==> flow/design.v <==
module PipelineFetch(
    input clk, 
    input reset,
    input execute_z,
    input execute_v,
    input execute_n,
    input [15:0] fetch_instr,
    input [15:0] next_instr,
    input execute_stall,
    output reg [15:0] pc
);
    reg fetch_stall;   
    always_comb begin 
        fetch_stall = 1'b0;
        if(execute_stall) begin
            fetch_stall = 1'b1;
        end else if (fetch_instr[15:9] == 7'b0000101) begin
            fetch_stall = 1'b1;
        end
    end
    reg [15:0] next_pc;
    always_comb begin
        if(reset) begin 
            next_pc = 16'b0;
        end else if(fetch_stall) begin 
            next_pc = pc;
        end else begin 
            next_pc = pc + 1;
        end
    end
    always @(posedge clk)begin 
        pc <= next_pc; 
    end
endmodule
* Reports on PipelineFetch
What the tools print for PipelineFetch, step after step. Lines are those of the file above, counted from 1. Operators carry their Yosys type and port widths (W data, S select, Z words). Cell names lack the library's common part. A cell with - has no value.
Set-up: top module PipelineFetch, clock input clk, cell library sky130hd, timing corner tt_025C_1v80

* Elaborated design
Counts by Yosys on the flattened word-level netlist (proc, flatten, opt, wreduce; memories kept). Register bits leave out memories and registers merged into their read ports (data or address); mux counts leave out enables and synchronous resets folded into registers. Print and check cells are left out. Cells with the same type and inputs are merged into one.
Bit counts: bits in registers 16, bits of input ports 38, output and inout bits 16, elaborated cells 5
Operators by class: add/subtract/negate cells 1, equal/unequal tests 1, mux-type cells 2
Operators by type and width (count):
- $add A16 B1 Y16 const B | 1
- $eq A7 B3 Y1 const B | 1
- $mux W1 | 2

* Depth
Longest topological path by Yosys (ltp), each cell counted once; first at word level (registers and memories cut), then after technology mapping (sequential cells cut; the memories' decode and read muxes count).
Logic depth: word-level depth 3, ABC_AREA 1, depth in mapped cells 9, depth with buffers taken out 9

* After synthesis
Source: synth_stat.txt of the flow (Yosys; design flattened, memories mapped). It holds for the ABC_AREA given above (unset counts as 0); a run with the other value may have another netlist.
Mapped netlist: mapped cells 158, cell area after synthesis 960.9 um^2, area of sequential cells 320.3 um^2, flip-flops 16, buffer cells 2
Cells by type:
- dfxtp_1 | count 16, total area 320.307 um^2
- nand2_1 | count 39, total area 146.39 um^2
- nor2_1 | count 35, total area 131.376 um^2
- inv_1 | count 25, total area 93.84 um^2
- nand4_1 | count 7, total area 43.792 um^2
- nand3_1 | count 8, total area 40.038 um^2
- nand3_2 | count 4, total area 40.038 um^2
- o21ai_0 | count 6, total area 30.029 um^2
- a21oi_1 | count 4, total area 20.019 um^2
- nor3_1 | count 4, total area 20.019 um^2
- nor2_2 | count 3, total area 18.768 um^2
- xnor2_1 | count 2, total area 17.517 um^2
- ha_1 | count 1, total area 12.512 um^2
- nor2_4 | count 1, total area 11.261 um^2
- nand2_2 | count 1, total area 6.256 um^2
- buf_2 | count 1, total area 5.005 um^2
- buf_1 | count 1, total area 3.754 um^2

* Path before layout
Path of least setup slack by OpenSTA after synthesis, without wires, with an ideal clock, recovery checks aside; 20% of the period is set as input and as output delay. Where synthesis merged equal registers, the netlist keeps one of their names.
Timing path after synthesis: kind reg-to-reg, from register pc[1], to register pc[12], clock period 1.88 ns, library setup time 0.117 ns, time at the first pin 0.000 ns, arrival time 1.246 ns, required time 1.763 ns, slack 0.517 ns, path delay 1.363 ns, stages on the path 7, path buffers 0, synthesis period reached 1.363 ns
"path delay" is the arrival time less input delay plus setup time. "stages on the path" counts driving pins, that of a launching flip-flop among them; a cell with two outputs on the path counts twice. "synthesis period reached" = period - worst setup slack (recovery checks aside). The figure is calculated, with input and output delays left at 20% of the set period. The rows between start and end are the longest chain of elaborated cells between them; the timing report does not say that the signal goes this way. Where chains are equally long, one stands for them. A line is the first line of the expression or statement that the cell stems from. Yosys adds cells for indexed reads and writes and turns some case tables into memories.
On the way, after synthesis: path through dfxtp_1 > ha_1 > nand3_2 > nor2_2 > nand3_2 > o21ai_0 > nor2_1, length of the longest elaborated chain 1, elaborated cells between the ends (all ways) 1, source lines of those cells 1, those cells by class 1 x add/sub
Ends and longest elaborated chain, after synthesis:
- from (decl) | RTL line 10 | output reg [15:0] pc
- from (assign) | RTL line 32 | pc <= next_pc;
- $add A16 B1 Y16 | RTL line 28 | next_pc = pc + 1;
- to (assign) | RTL line 32
- to (decl) | RTL line 10

* Worst path after layout
Path of least setup slack in the final report of job 1 (OpenROAD, finished layout, wires in). Where an end is a register, its clock arrival counts in the times.
Timing path after layout: kind reg-to-reg, from register pc[1], to register pc[10], clock period 1.49 ns, library setup time 0.06 ns, time at the first pin 0.29 ns, arrival time 1.49 ns, required time 1.72 ns, slack 0.23 ns, stages on the path 9, path buffers 1
The rows between start and end are the longest chain of elaborated cells between them; the timing report does not say that the signal goes this way. Where chains are equally long, one stands for them.
On the way, after layout: path through dfxtp_4 > ha_4 > nand3_2 > nor2_2 > buf_4 > nand3_1 > nand2_1 > inv_1 > nor2_1, length of the longest elaborated chain 1, elaborated cells between the ends (all ways) 1, source lines of those cells 1, those cells by class 1 x add/sub
Ends and longest elaborated chain, after layout:
- from (decl) | RTL line 10 | output reg [15:0] pc
- from (assign) | RTL line 32 | pc <= next_pc;
- $add A16 B1 Y16 | RTL line 28 | next_pc = pc + 1;
- to (assign) | RTL line 32
- to (decl) | RTL line 10

Hand-over note for PipelineFetch

Measured results for PipelineFetch: 2 stored runs of the Yosys and OpenROAD flow on sky130hd. The settings differ; the order carries no meaning. The constraints put input and output delay at 20% of the set period each and load the outputs with 0.01 pF.
"critical setup path time" = time allowed to the worst setup path (clock period - input delay - output delay, where it has them) - its slack; a late launch clock adds to it, a late capture clock takes from it.
"total design power": no workload was simulated; the value follows from the tool's default switching activity.

[job 1] flow files
==> flow/run.sh <==
#!/bin/bash
# the make line also repeats the synthesis and layout settings of config.mk as NAME=value (left out here)
make -C /OpenROAD-flow-scripts/flow DESIGN_CONFIG=/design/flow/config.mk WORK_HOME=/design/flow/orfs CLKGATE_MAP_FILE= finish
==> flow/config.mk <==
export PLATFORM = sky130hd
export DESIGN_NAME = PipelineFetch
export DESIGN_NICKNAME = PipelineFetch
export VERILOG_FILES = /design/flow/design.v
export SDC_FILE = /design/flow/constraint.sdc
export NUM_CORES = 4
export LEC_CHECK = 0
export ABC_AREA = 1
export CAP_MARGIN = 20
export CORE_MARGIN = 2
export CORE_UTILIZATION = 49
export CTS_CLUSTER_DIAMETER = 156
export PLACE_DENSITY_LB_ADDON = 0.19
export SETUP_SLACK_MARGIN = 0.16
export SLEW_MARGIN = 20
==> flow/constraint.sdc <==
create_clock -name core_clock -period 1.49 [get_ports {clk}]
set_input_delay 0.2980 -clock core_clock [delete_from_list [all_inputs] [get_ports {clk}]]
set_output_delay 0.2980 -clock core_clock [all_outputs]
set_load 0.01 [all_outputs]

[job 1] result: die footprint 2331.4 um^2; chip area after synthesis (Yosys) 960.9 um^2; total design power 0.7741 mW; worst setup slack after layout 0.228 ns; std-cell area (final layout) 1388.8 um^2; setup TNS 0.000 ns; critical setup path time 1.26 ns; class of the worst setup path reg-to-reg; final worst hold slack 0.500 ns

[job 2] flow files
==> flow/run.sh <==
#!/bin/bash
# the make line also repeats the synthesis and layout settings of config.mk as NAME=value (left out here)
make -C /OpenROAD-flow-scripts/flow DESIGN_CONFIG=/design/flow/config.mk WORK_HOME=/design/flow/orfs CLKGATE_MAP_FILE= finish
==> flow/config.mk <==
export PLATFORM = sky130hd
export DESIGN_NAME = PipelineFetch
export DESIGN_NICKNAME = PipelineFetch
export VERILOG_FILES = /design/flow/design.v
export SDC_FILE = /design/flow/constraint.sdc
export NUM_CORES = 4
export LEC_CHECK = 0
export ABC_AREA = 0
export CAP_MARGIN = 20
export CELL_PAD_IN_SITES_DETAIL_PLACEMENT = 1
export CORE_ASPECT_RATIO = 1.82
export CORE_MARGIN = 4
export CORE_UTILIZATION = 38
export CTS_CLUSTER_DIAMETER = 310
export GPL_ROUTABILITY_DRIVEN = 0
export SETUP_SLACK_MARGIN = 0.31
export SLEW_MARGIN = 20
export TNS_END_PERCENT = 15
==> flow/constraint.sdc <==
create_clock -name core_clock -period 1.06 [get_ports {clk}]
set_input_delay 0.2120 -clock core_clock [delete_from_list [all_inputs] [get_ports {clk}]]
set_output_delay 0.2120 -clock core_clock [all_outputs]
set_load 0.01 [all_outputs]

[job 2] result: no results, clock tree synthesis failed with DPL-0033

End of note.
