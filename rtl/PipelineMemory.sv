==> flow/design.v <==
module PipelineMemory(
    input clk, 
    input reset,
    input execute_done, 
    input execute_is_dependent, 
    input [15:0] execute_result, 
    input [15:0] execute_instr,
    input [15:0] memory_data_from_ram,
    input [15:0] memory_rn, 
    input [15:0] memory_rd, 
    output reg memory_done,
    output reg memory_is_dependent,
    output reg [15:0] memory_result,
    output reg [15:0] memory_instr, 
    output reg [15:0] memory_read_address,
    output wire [15:0] memory_write_address,
    output wire [15:0] memory_write_data,
    output wire memory_write,
    output wire [2:0] memory_rn_num,
    output wire [2:0] memory_rd_num  
);
    assign memory_rn_num = execute_instr[5:3];
    assign memory_rd_num = execute_instr[2:0];
    always_comb begin 
        memory_read_address =  memory_rn;
        memory_write_data =  memory_rd;
        if(memory_instr[2:0] == memory_rn_num
            && memory_is_dependent)
            memory_read_address = memory_result;  
        if(memory_instr[2:0] == memory_rd_num && 
            memory_is_dependent)
            memory_write_data = memory_result;
    end
    assign memory_write_address = memory_read_address;
    assign memory_write = (4'b0101 == execute_instr[15:12]) ? 1'b1 : 1'b0;  
    reg [15:0] next_memory_result;
    always_comb begin
        next_memory_result = execute_result;  
        if(execute_instr[15:12] == 4'b0100)  
            next_memory_result = memory_data_from_ram;
    end
    always_ff @(posedge clk) begin 
        memory_done <= (reset) ? (1'b0) : 1'b1; 
        memory_is_dependent <= (reset) ? (1'b0) : execute_is_dependent;  
        memory_result <= (reset) ? (16'b0) : next_memory_result;
        memory_instr <= (reset) ? (16'b0) : execute_instr;
    end
endmodule
# Step by step through the tools: PipelineMemory
# The steps from the RTL of PipelineMemory to its reports follow in flow order.
# Lines are those of the file above, counted from 1.
# Library cell names are shortened.
# A cell with n/a has no value.
# design
top	PipelineMemory
clock_port	clk
library	sky130hd
pvt_corner	tt_025C_1v80

# Elaborated design
# Source: Yosys, flattened and elaborated, memories not mapped. Widths are those after wreduce; folded enables and synchronous resets count as part of the registers. Registers that Yosys merges into a memory's read port (data or address) are not register bits. Print and check cells do not count. Equal cells are merged and count once.
# bits
elab_cells	15
register_bits	34
input_bits	84
output_inout_bits	89
# classes
reduce_logical	2
muxes	5
eq_ne	4
# op_table
op	n
16-bit two-way mux	3
3-bit equality test	2
3-bit by 4-bit equality test with 1-bit output with constant A	1
4-bit by 3-bit equality test with 1-bit output with constant B	1
1-bit logical AND	2
1-bit two-way mux	2

# Longest topological paths
# Depth = most cells in a row (Yosys ltp): at word level without a register or memory, in the mapped netlist without a sequential cell, where the memories' decode and read muxes count.
# logic_depth
depth_word	3
abc_area	0
mapped_depth	5
mapped_depth_nobuf	3

# After synthesis
# Source: synth_stat.txt of the flow (Yosys; design flattened, memories mapped). It holds for the ABC_AREA given above (unset counts as 0); a run with the other value may have another netlist.
# mapped
flip_flops	34
yosys_area_mm2	0.0017604
seqArea_mm2	0.0006807
mapped_cells	173
n_buf	30
# types
type	n	area_total_um2
dfxtp_1	34	680.653
mux2_4	14	210.202
mux2_2	18	202.694
buf_4	22	165.158
nand2_1	31	116.362
nor2b_1	17	106.352
a21oi_1	16	80.077
xnor2_1	6	52.55
buf_6	3	33.782
nand4_2	2	25.024
nor4b_4	1	23.773
buf_8	1	15.014
and4bb_2	1	12.512
clkbuf_1	3	11.261
or4b_1	1	10.01
nand2_2	1	6.256
buf_2	1	5.005
inv_1	1	3.754

# Worst setup path after synthesis
# OpenSTA on the mapped netlist: ideal clock, no wires. The path of least setup slack (recovery checks aside). Input and output delay are each 20% of the period. Register names are those of the netlist, which keeps one name where synthesis merged equal registers.
# synth_path
path_type	register to output
startpoint	reg memory_instr[1]
endpoint	out memory_write_address[0]
n_path_buf	2
arrival_time_ns	1.439
path_delay_ns	1.439
stages	6
launch_ns	0.000
output_delay_ns	0.380
clock_period_ns	1.9
setup_slack_ns	0.081
t_required_ns	1.520
synth_period_reached_ns	1.819
# "path_delay_ns" is the arrival time less input delay plus setup time.
# A path that ends at an output port has no setup time.
# "stages": output pins that drive a net of the path, with the launching flip-flop's if there is one; two outputs of one cell count as two.
# "synth_period_reached_ns" = period - worst setup slack (recovery checks aside). The figure is calculated, with input and output delays left at 20% of the set period.
# Between the ends stands the longest chain of elaborated cells between them, by number of cells; it is not shown to be the way that was timed. Of several equally long chains one is given.
# A line is the first line of the expression or statement that the cell stems from. Yosys adds cells for indexed reads and writes and turns some case tables into memories.
# synth_via
path_cell_list	dfxtp_1 -> xnor2_1 -> nand4_2 -> buf_6 -> mux2_4 -> buf_4
elab_chain_cells	3
cone_cells	3
lines_between	1
cone_classes	eq/ne (1); mux (1); reduce/logical (1)
# synth_rtl
element	line	source
start: declaration	14	output reg [15:0] memory_instr,
start: assignment	46	memory_instr <= (reset) ? (16'b0) : execute_instr;
3-bit equality test	27	if(memory_instr[2:0] == memory_rn_num
1-bit logical AND	27
16-bit two-way mux	27
end: declaration	16	output wire [15:0] memory_write_address,
# Some nets on the timed path still bear RTL names; the line given drives or declares the net.
# synth_named_nets
signal	line
memory_read_address[0]	27

# Design PipelineMemory on sky130hd. What follows are 2 stored runs of the flow, each under its own settings; their order means nothing. The constraints put input and output delay at 20% of the set period each and load the outputs with 0.01 pF.
# A setting shown as - is not set for that run.
run	period_ns	CORE_UTILIZATION	PLACE_DENSITY_LB_ADDON	CORE_ASPECT_RATIO	TNS_END_PERCENT	CTS_CLUSTER_SIZE	CTS_CLUSTER_DIAMETER	CAP_MARGIN	CORE_MARGIN	SLEW_MARGIN
job 1	1.46	57	0.14	0.56	20	54	131	5	2	20
job 2	2.23	51	-	-	-	-	-	20	2	20
# Job 1: incomplete, placement halted on FLW-0024
# Job 2: incomplete, placement halted on GPL-0301
