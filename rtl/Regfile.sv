==> flow/design.v <==
module Regfile(
    input wire write, 
    input [2:0] write_reg_num, 
    input [15:0] write_data,
    input clk,
    input [2:0] read_reg_num, 
    input [2:0] read_reg_num_two, 
    input [2:0] read_reg_num_three, 
    input [2:0] read_reg_num_four, 
    output [15:0] output_one,
    output [15:0] output_two,
    output [15:0] output_three,
    output [15:0] output_four
);
    wire [7:0] write_reg_onehot;
    ToOneHot onehot(
        .num(write_reg_num), 
        .onehot(write_reg_onehot)
    );
    wire [15:0] register_outputs [7:0];
    genvar i;  
    generate 
        for (i=0; i<8; i=i+1) begin 
            Register register(
                .clk(clk), 
                .write(write & write_reg_onehot[i]), 
                .in(write_data),
                .out(register_outputs[i])
            );
        end
    endgenerate
    assign output_one = register_outputs[read_reg_num];
    assign output_two = register_outputs[read_reg_num_two];
    assign output_three = register_outputs[read_reg_num_three];
    assign output_four = register_outputs[read_reg_num_four];
endmodule
module Register(
    input wire clk,
    input wire write,
    input wire [15:0] in,
    output reg [15:0] out
);
    wire [15:0] next_clk = (write) ? in : out;
    always @(posedge clk) begin 
        out <= next_clk;
    end
endmodule
module ToOneHot(
    input [2:0] num,
    output reg [7:0] onehot
);
    always_comb begin
        case(num)
            3'b000: onehot = 8'b00000001;
            3'b001: onehot = 8'b00000010;
            3'b010: onehot = 8'b00000100;
            3'b011: onehot = 8'b00001000;
            3'b100: onehot = 8'b00010000;
            3'b101: onehot = 8'b00100000;
            3'b110: onehot = 8'b01000000;
            3'b111: onehot = 8'b10000000;
        endcase
    end
endmodule
======== Tool chain data of Regfile ========
Tool output for the design above, in the order of the flow.
Line numbers count from 1 in the design file above.
A cell with - has no value.
design
  top ..................................... Regfile
  clock port .............................. clk
  standard-cell library ................... sky130hd
  library corner .......................... tt_025C_1v80

======== Word-level counts ========
Yosys after proc, flatten, opt, wreduce and memory -nomap, before mapping. Enables and synchronous resets that opt folds into registers are not counted as muxes. Print and check cells are not counted. Equal cells are merged and count once.
Memory sizes are those after Yosys's memory passes, which may raise the word count (mostly to a power of two), join words into wider ones and drop unused or constant bits.
cells by class
  equality and inequality tests ........... 28
  muxes and demuxes ....................... 4
  reductions and logical operators ........ 4
  bitwise gates (word level) .............. 8
operator list
  cell                                                                    count
  16-bit case mux with 8-bit select                                       4
  3-bit equality test (second input constant)                             16
  3-bit by 2-bit equality test with 1-bit output (second input constant)  8
  3-bit by 1-bit equality test with 1-bit output (second input constant)  4
  3-bit logical NOT                                                       4
  1-bit bitwise AND                                                       8
bit counts
  cells after elaboration ................. 53
  input bits .............................. 33
  memory bits (read-only) ................. 64
  bits in registers ....................... 128
  memory cells ............................ 1
memories
  name              words  bits a word  read ports  write ports  RTL line  source
  (name not given)  8      8            1           0            53        case(num)

======== Logic depth ========
Depth = most cells in a row (Yosys ltp): at word level without a register or memory, in the mapped netlist without a sequential cell, where the memories' decode and read muxes count.
logic depth
  depth in word-level cells ............... 2
  ABC_AREA ................................ 0
  depth in mapped cells ................... 6

======== Netlist ========
The flow's flattened synthesis, as Yosys stat reports it; memories are mapped. The netlist is that of the ABC_AREA named above (0 if unset); the other value can give another one.
mapped netlist
  buffers ................................. 69
  area of sequential cells ................ 3843.7 µm²
  cells in the netlist .................... 730
  flip-flop cells ......................... 128
  mapped area ............................. 8244.2 µm²
cells by type
  type                       count  area in all (µm²)
  sky130_fd_sc_hd__edfxtp_1  128    3.84E+03
  sky130_fd_sc_hd__mux2i_1   69     690.662
  sky130_fd_sc_hd__mux2_2    37     416.65
  sky130_fd_sc_hd__nor3b_1   54     405.389
  sky130_fd_sc_hd__a32oi_1   35     306.544
  sky130_fd_sc_hd__nand2b_1  45     281.52
  sky130_fd_sc_hd__a22oi_1   35     262.752
  sky130_fd_sc_hd__a31oi_1   36     225.216
  sky130_fd_sc_hd__a21oi_1   42     210.202
  sky130_fd_sc_hd__nor2_1    53     198.941
  sky130_fd_sc_hd__o22a_1    20     175.168
  sky130_fd_sc_hd__buf_2     34     170.163
  sky130_fd_sc_hd__o22ai_1   20     125.12
  sky130_fd_sc_hd__a211oi_1  16     120.115
  sky130_fd_sc_hd__buf_4     12     90.086
  sky130_fd_sc_hd__buf_6     7      78.826
  sky130_fd_sc_hd__mux4_2    3      67.565
  sky130_fd_sc_hd__a221oi_1  6      52.55
Not listed: further types 30, cells in them 78.
The figures by module come from a second, unflattened synthesis with its own total; it is not the netlist above.
unflattened totals
  cells (unflattened synthesis) ........... 722
  area (unflattened synthesis) ............ 8180.3 µm²
Rows give one instance, submodules left out.
by module
  module    instances  cells  area (µm²)  seq. area (µm²)
  Regfile   1          586    4271.6      0.0
  Register  8          16     480.5       480.5
  ToOneHot  1          8      65.1        0.0

======== Timing after synthesis ========
Source: OpenSTA report_checks on the synthesized netlist (no wires, ideal clock, input and output delay 20% of the period each), path of least setup slack; recovery checks are left aside. Register names are those of the netlist, which keeps one name where synthesis merged equal registers.
timing path post-synthesis
  path kind ............................... input to output
  start point ............................. in read_reg_num_four[1]
  end point ............................... out output_four[10]
  path delay .............................. 0.950 ns
  period .................................. 4.04 ns
  data arrival time ....................... 1.758 ns
  setup slack ............................. 1.474 ns
  stages on the path ...................... 6
  period reached after synthesis .......... 2.566 ns
"path delay" is the arrival time less input delay plus setup time.
At an output port there is no setup time.
"stages on the path": output pins that drive a net of the path, with the launching flip-flop's if there is one; two outputs of one cell count as two.
"period reached after synthesis" is the clock period less the worst setup slack; recovery checks do not enter. This is arithmetic on one report: input and output delays are still those of the set period (20% each).
Between the ends stands the longest chain of elaborated cells between them, by number of cells; it is not shown to be the way that was timed. Of several equally long chains one is given.
A line is the first line of the expression or statement that the cell stems from. Yosys adds cells for indexed reads and writes and turns some case tables into memories.
on the way, post-synthesis
  cells stage by stage .................... sky130_fd_sc_hd__buf_6 sky130_fd_sc_hd__buf_6 sky130_fd_sc_hd__nor2_1 sky130_fd_sc_hd__buf_2 sky130_fd_sc_hd__a22oi_1 sky130_fd_sc_hd__a31oi_1
  cells in the longest elaborated chain ... 2
  elaborated cells between the ends (all ways) .. 9
  RTL lines with such cells ............... 1
ends and longest elaborated chain, post-synthesis
  what                               RTL line  source
  from (decl)                        9         input [2:0] read_reg_num_four,
  3-bit equality test                35        assign output_four = register_outputs[read_reg_num_four];
  16-bit case mux with 8-bit select  35
  to (decl)                          13        output [15:0] output_four

======== Path in the finished layout ========
Path of least setup slack in the final report of stored run 2 (OpenROAD, finished layout, wires in). Where an end is a register, its clock arrival counts in the times.
timing path after layout
  path kind ............................... register to output
  start point ............................. reg genblk1[7].register.out[14]
  end point ............................... out output_four[14]
  data arrival time ....................... 1.78 ns
  setup slack ............................. -0.78 ns
  stages on the path ...................... 5
  period .................................. 1.25 ns
Between the ends stands the longest chain of elaborated cells between them, by number of cells; it is not shown to be the way that was timed. Of several equally long chains one is given.
on the way, after layout
  cells stage by stage .................... sky130_fd_sc_hd__edfxtp_1 sky130_fd_sc_hd__mux2_4 sky130_fd_sc_hd__a32o_1 sky130_fd_sc_hd__o32a_1 sky130_fd_sc_hd__buf_2
  cells in the longest elaborated chain ... 1
  elaborated cells between the ends (all ways) .. 1
  RTL lines with such cells ............... 1
ends and longest elaborated chain, after layout
  what                               RTL line  source
  from (decl)                        41        output reg [15:0] out
  from (assign)                      45        out <= next_clk;
  16-bit case mux with 8-bit select  35        assign output_four = register_outputs[read_reg_num_four];
  to (decl)                          13        output [15:0] output_four

Regfile through Yosys and OpenROAD on sky130hd: 2 stored runs, unordered, with their settings and measured results. The constraints put input and output delay at 20% of the set period each and load the outputs with 0.01 pF.
"period reached" = clock period - worst setup slack. The figure is calculated, with input and output delays left at 20% of the set period.
"time used up by the worst setup path": the worst setup path's part of the clock period (all of it between registers, 20% less for each end at a port) less its slack. A launch clock that arrives late makes it longer, a capture clock that arrives late makes it shorter.
"overall power" rests on the timing tool's default activity at the inputs, not on a simulated workload.

======== stored run 1 ========
==> flow/run.sh <==
#!/bin/bash
# the make line also repeats the synthesis and layout settings of config.mk as NAME=value (left out here)
make -C /OpenROAD-flow-scripts/flow DESIGN_CONFIG=/design/flow/config.mk WORK_HOME=/design/flow/orfs CLKGATE_MAP_FILE= finish
==> flow/config.mk <==
export PLATFORM = sky130hd
export DESIGN_NAME = Regfile
export DESIGN_NICKNAME = Regfile
export VERILOG_FILES = /design/flow/design.v
export SDC_FILE = /design/flow/constraint.sdc
export NUM_CORES = 4
export LEC_CHECK = 0
export CAP_MARGIN = 40
export CELL_PAD_IN_SITES_DETAIL_PLACEMENT = 0
export CELL_PAD_IN_SITES_GLOBAL_PLACEMENT = 2
export CORE_ASPECT_RATIO = 0.6
export CORE_MARGIN = 2
export CORE_UTILIZATION = 61
export GPL_ROUTABILITY_DRIVEN = 0
export PLACE_DENSITY_LB_ADDON = 0.29
export SETUP_SLACK_MARGIN = 0.38
export SLEW_MARGIN = 20
==> flow/constraint.sdc <==
create_clock -name core_clock -period 3.76 [get_ports {clk}]
set_input_delay 0.7520 -clock core_clock [delete_from_list [all_inputs] [get_ports {clk}]]
set_output_delay 0.7520 -clock core_clock [all_outputs]
set_load 0.01 [all_outputs]

-------- stored run 1 --------
  incomplete, placement halted on FLW-0024

======== stored run 2 ========
==> flow/run.sh <==
#!/bin/bash
# the make line also repeats the synthesis and layout settings of config.mk as NAME=value (left out here)
make -C /OpenROAD-flow-scripts/flow DESIGN_CONFIG=/design/flow/config.mk WORK_HOME=/design/flow/orfs CLKGATE_MAP_FILE= finish
==> flow/config.mk <==
export PLATFORM = sky130hd
export DESIGN_NAME = Regfile
export DESIGN_NICKNAME = Regfile
export VERILOG_FILES = /design/flow/design.v
export SDC_FILE = /design/flow/constraint.sdc
export NUM_CORES = 4
export LEC_CHECK = 0
export CAP_MARGIN = 20
export CORE_MARGIN = 2
export CORE_UTILIZATION = 40
export SLEW_MARGIN = 20
==> flow/constraint.sdc <==
create_clock -name core_clock -period 1.25 [get_ports {clk}]
set_input_delay 0.2500 -clock core_clock [delete_from_list [all_inputs] [get_ports {clk}]]
set_output_delay 0.2500 -clock core_clock [all_outputs]
set_load 0.01 [all_outputs]

-------- measured, stored run 2 --------
  synthesis area .......................... 8244.2 µm²
  overall die area ........................ 21775.4 µm²
  standard-cell area after layout ......... 12577.1 µm²
  final design utilization ................ 62.2 %
  worst setup slack after layout .......... -0.778 ns
  total negative slack on setup checks .... -39.670 ns
  worst hold slack ........................ 0.513 ns
  overall power ........................... 0.013294 W
  period reached .......................... 2.028 ns
  time used up by the worst setup path .... 1.78 ns
  type of the worst setup path ............ register to output
